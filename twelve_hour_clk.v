==> flow/design.v <==
`timescale 1ns / 1ps
`timescale 1ns / 1ps
module twelve_hour_clk(
    input clk,
    input reset,
    input ena,
    output reg pm,
    output [7:0] hh,
    output [7:0] mm,
    output [7:0] ss); 
    wire flag;
    assign flag =((hh[7:4]==1)&(hh[3:0]==1)&(mm[7:4]==5)&(mm[3:0]==9)&(ss[7:4]==5)&(ss[3:0]==9));
    always @(posedge clk )
    begin
        if (clk)
            if (reset )
                pm=0;
                else if (flag)
                    pm=~pm;
    end
    wire load_hh;
    wire ena_hh;
    decadehh u_hh(
    .clk                     ( clk      ),
    .reset                   ( reset    ),
    .enable                  ( ena_hh   ),
    .load                    ( load_hh   ),
    .d                        ( 4'd0   ),
    .q                       ( hh[7:4]        )
    );
    assign  load_hh= (hh[7:4]==1)&(hh[3:0]==2)&(mm[7:4]==5)&(mm[3:0]==9)&(ss[7:4]==5)&(ss[3:0]==9);
    assign  ena_hh= ((hh[3:0]==9)&(mm[7:4]==5)&(mm[3:0]==9)&(ss[7:4]==5)&(ss[3:0]==9))|((hh[7:4]==1)&(hh[3:0]==2)&(mm[7:4]==5)&(mm[3:0]==9)&(ss[7:4]==5)&(ss[3:0]==9))&ena;
    wire ena_hl;
    decadehl u_hl(
    .clk                     ( clk      ),
    .reset                   ( reset    ),
    .enable                  ( ena_hl   ),
    .load                    ( load_hh   ),
    .d                        ( 4'd1   ),
    .q                       ( hh[3:0]        )
    );
    assign  ena_hl= (mm[7:4]==5)&(mm[3:0]==9)&(ss[7:4]==5)&(ss[3:0]==9)&ena;
    wire ena_mh;
    wire load_mh;
    decade u_mh(
    .clk                     ( clk      ),
    .reset                   ( reset    ),
    .enable                  ( ena_mh   ),
    .load(load_mh),
    .d(4'd0),
    .q                       ( mm[7:4]        )
    );
    assign  ena_mh= (mm[3:0]==9)&(ss[7:4]==5)&(ss[3:0]==9)&ena;
    assign load_mh = (mm[7:4]==5)&(mm[3:0]==9)&(ss[7:4]==5)&(ss[3:0]==9);
    wire ena_ml;
    decade u_ml(
    .clk                     ( clk      ),
    .reset                   ( reset    ),
    .enable                  ( ena_ml   ),
    .q                       ( mm[3:0]        )
    );
    assign  ena_ml= (ss[7:4]==5)&(ss[3:0]==9)&ena;
    wire ena_sh;
    wire load_sh;
    decade u_sh(
    .clk                     ( clk      ),
    .reset                   ( reset    ),
    .enable                  ( ena_sh   ),
    .load(load_sh),
    .d(4'd0),
    .q                       ( ss[7:4]        )
    );
    assign  ena_sh= (ss[3:0]==9)&ena;
    assign load_sh = (ss[7:4]==5)&(ss[3:0]==9);
    wire ena_sl;
    decade u_sl(
    .clk                     ( clk      ),
    .reset                   ( reset    ),
    .enable                  ( ena   ),
    .q                       ( ss[3:0]        )
    );
endmodule
module decade (
    input clk,
    input reset,       
    input enable,
    input load,
    input [3:0] d,
    output reg [3:0] q);
    always @(posedge clk ) begin
        if (clk) begin
            if (reset)begin
                q=4'b0000;
            end
            else if (enable)
                if (load)
                    q=d;
                    else if (q==9)
                    q=0;
                    else q=q+1;
        end
    end
endmodule
module decadehh (
    input clk,
    input reset,       
    input enable,
    input load,
    input [3:0] d,
    output reg [3:0] q);
    always @(posedge clk ) begin
        if (clk) begin
            if (reset)begin
                q=4'b0001;
            end
            else if (enable)
                if (load)
                    q=d;
                    else if (q==9)
                    q=0;
                    else q=q+1;
        end
    end
endmodule
module decadehl (
    input clk,
    input reset,       
    input enable,
    input load,
    input [3:0] d,
    output reg [3:0] q);
    always @(posedge clk ) begin
        if (clk) begin
            if (reset)begin
                q=4'b0010;
            end
            else if (enable)
                if (load)
                    q=d;
                    else if (q==9)
                    q=0;
                    else q=q+1;
        end
    end
endmodule
Step by step through the tools: twelve_hour_clk
What the tools print for twelve_hour_clk, step after step.
Lines are those of the file above, counted from 1.
Cell names lack the library's common part.
The mark n/a stands for no value.
Inputs
  top: twelve_hour_clk
  clock port: clk
  standard-cell library: sky130hd
  library corner: tt_025C_1v80

Elaborated design
Yosys after proc, flatten, opt, wreduce and memory -nomap, before mapping. Enables and synchronous resets that opt folds into registers are not counted as muxes. Memory bits, and registers merged into a memory's read port (data or address), are not among the register bits. Print and check cells are not counted. Equal cells are merged and count once.
Storage and ports
  register bits after elaboration: 25
  latch bits: 0
  bits in writable memories: 0
  memory bits (read-only): 0
  clocked read ports x word width: 0
  memory cells: 0
  output and inout bits: 25
  word-level cells: 63
Cells by class
  add/sub/neg operators: 6
  $mul: 0
  divide/modulo/power cells: 0
  $lt $le $gt $ge: 0
  equality and inequality tests: 11
  shift operators: 0
  mux-type cells: 12
  bitwise gates (word level): 27
  reductions and logical operators: 0
Operators by type and width (count)
  2-to-1 mux 4 bit: 12
  bitwise AND 1 bit: 25
  adder 4 x 1 -> 4 bit (second input constant): 6
  == test 4 bit (second input constant): 6
  == test 4 x 1 -> 1 bit (second input constant): 2
  == test 4 x 3 -> 1 bit (second input constant): 2
  == test 4 x 2 -> 1 bit (second input constant): 1
  OR 1 bit: 1
  NOT 1 bit: 1

Longest topological paths
Yosys ltp: most cells in a row. Word level: on the elaborated netlist, between registers, memories and ports. Mapped: between sequential cells and ports; inverters and the memories' decode and read muxes count.
Logic depth
  word-level depth: 8
  ABC_AREA: 0
  depth in mapped cells: 7

After synthesis
Source: synth_stat.txt of the flow (Yosys; design flattened, memories mapped). It holds for the ABC_AREA given above (unset counts as 0); a run with the other value may have another netlist.
Cell types (count)
  dfxtp_1: 25
  a21oi_1: 11
  nand2_1: 14
  nor2b_1: 8
  o31ai_1: 6
  mux2i_1: 4
  and4bb_2: 3
  nand3_1: 7
  xor2_1: 4
  nor2_1: 8
  o21ai_0: 6
  or4_1: 4
  inv_1: 7
  ha_1: 2
  nand4_1: 4
  nand3b_1: 3
  nor3b_1: 3
  nor3_1: 4
Other cell types: 27; their cells: 39.
Mapped netlist
  cell count: 162
  mapped area: 1375.1 µm²
  sequential area: 500.5 µm²
  flip-flops: 25
By module: a second synthesis without flattening, with its own total; a netlist apart from the flattened one above.
Second synthesis, totals
  cell total of the unflattened synthesis: 215
  area total of the unflattened synthesis: 1740.4 µm²
Each row is one instance without its submodules.
Modules
  decade: instances 4, cells 32, area 256.5 µm², seq. area 80.1 µm²
  decadehh: instances 1, cells 31, area 257.7 µm², seq. area 80.1 µm²
  decadehl: instances 1, cells 32, area 254.0 µm², seq. area 80.1 µm²
  twelve_hour_clk: instances 1, cells 24, area 202.7 µm², seq. area 20.0 µm²

Timing after synthesis
OpenSTA on the mapped netlist: ideal clock, no wires. The path of least setup slack (recovery checks aside). Input and output delay are each 20% of the period. Register names are those of the netlist, which keeps one name where synthesis merged equal registers.
Timing path post-synthesis
  kind: register to register
  start point: register u_ml.q[3]
  end point: register u_hh.q[2]
  clock period: 2.16 ns
  library setup time: 0.133 ns
  launch time at the first pin: 0.000 ns
  arrival: 1.635 ns
  data required time: 2.027 ns
  slack: 0.392 ns
  delay of the path: 1.768 ns
  stages on the path: 6
  synthesis period reached: 1.768 ns
"delay of the path" = arrival - input delay + setup time.
"stages on the path": output pins that drive a net of the path, with the launching flip-flop's if there is one; two outputs of one cell count as two.
"synthesis period reached" = period - worst setup slack (recovery checks aside). The figure is calculated, with input and output delays left at 20% of the set period.
Between the ends stands the longest chain of elaborated cells between them, by number of cells; it is not shown to be the way that was timed. Of several equally long chains one is given.
Each line given opens the expression or statement behind the cell; cells for indexed reads and writes are added by Yosys, which also makes memories of some case tables.
A register here has more assigning lines than the two given.
Between the ends, post-synthesis
  cells stage by stage: dfxtp_1 nand4bb_1 or3_4 buf_2 o41ai_1 o31ai_1
  length of the longest elaborated chain: 6
  elaborated cells between the ends (all ways): 10
  classes of those cells: eq/ne: 1; mux: 1; logic: 8
RTL lines, path post-synthesis
  start, declared: line 89  | output reg [3:0] q);
  start, assigned: line 97  | q=d;
  start, assigned: line 100  | else q=q+1;
  == test 4 bit: line 32  | assign  ena_hh= ((hh[3:0]==9)&(mm[7:4]==5)&(mm[3:0]==9)&(ss[7:4]==5)&(ss[3:0]==9))|((hh[7:4]==1)&(hh[3:0]==2)& ...
  bitwise AND 1 bit (4 in a row): line 32
  OR 1 bit: line 32
  end, assigned: line 118  | q=d;
  end, assigned: line 121  | else q=q+1;
  end, declared: line 110  | output reg [3:0] q);

Worst path after layout
From the final timing report of entry A: the path of least setup slack in the routed layout; clock arrival at registers is part of the times.
Timing path after layout
  kind: input to register
  start point: input port reset
  end point: register u_ml.q[1]
  clock period: 1.98 ns
  input delay: 0.40 ns
  library setup time: 0.12 ns
  launch time at the first pin: 0.40 ns
  arrival: 2.00 ns
  data required time: 2.13 ns
  slack: 0.13 ns
  stages on the path: 4
A register here has more assigning lines than the two given.
Between the ends, after layout
  cells stage by stage: clkdlybuf4s50_1 clkbuf_1 buf_1 nor2_1
  length of the longest elaborated chain: 0
  elaborated cells between the ends (all ways): 0
  source lines of those cells: 0
RTL lines, path after layout
  start, declared: line 5  | input reset,
  end, assigned: line 97  | q=d;
  end, assigned: line 100  | else q=q+1;
  end, declared: line 89  | output reg [3:0] q);

# Flow runs of twelve_hour_clk

Stored flow runs of twelve_hour_clk (2 of them; Yosys, OpenROAD, sky130hd). They differ in their settings and are not a sequence. Constraints: input delay and output delay 20% of the set period each, output load 0.01 pF.
"achieved clock period (ns)": clock period set for the run, less the worst setup slack. It is reckoned from that one timing run; input and output delays stay at 20% of the period that was set.
"worst setup path time (ns)" means the part of the period allowed to the worst setup path (the constraints hold back 20% at inputs and 20% at outputs) less its slack; where the path has registers, the arrival times of their clocks count too.
"finish__power__total" is the tool's figure for a default switching activity; nothing was simulated.

settings of entry A
{
  "period_ns": 1.98,
  "CORE_UTILIZATION": 46,
  "PLACE_DENSITY_LB_ADDON": 0.06,
  "CORE_ASPECT_RATIO": 1.39,
  "CORE_MARGIN": 5,
  "CELL_PAD_IN_SITES_DETAIL_PLACEMENT": 0,
  "ABC_AREA": 0,
  "GPL_TIMING_DRIVEN": 0,
  "GPL_ROUTABILITY_DRIVEN": 0,
  "CTS_CLUSTER_SIZE": 24,
  "CTS_CLUSTER_DIAMETER": 30,
  "CAP_MARGIN": 20,
  "SLEW_MARGIN": 20
}
report of entry A
yosys chip area after synthesis (um^2): 1375.1
finish__design__die__area: 4197.7
finish__design__instance__area__stdcell: 1805.5
finish__design__instance__utilization: 0.6274
finish__timing__setup__ws: 0.129
finish__timing__setup__tns: 0.000
finish__timing__hold__ws: 0.488
finish__power__total: 8.873e-04
achieved clock period (ns): 1.851
worst setup path time (ns): 1.45
worst setup path kind: input to register

settings of entry B
{
  "period_ns": 1.46,
  "CORE_UTILIZATION": 60,
  "PLACE_DENSITY": 0.44,
  "CORE_ASPECT_RATIO": 1.19,
  "CELL_PAD_IN_SITES_GLOBAL_PLACEMENT": 0,
  "CELL_PAD_IN_SITES_DETAIL_PLACEMENT": 0,
  "GPL_TIMING_DRIVEN": 1,
  "CAP_MARGIN": 35,
  "CORE_MARGIN": 2,
  "SLEW_MARGIN": 20
}
report of entry B: did not finish, place, DPL-0033
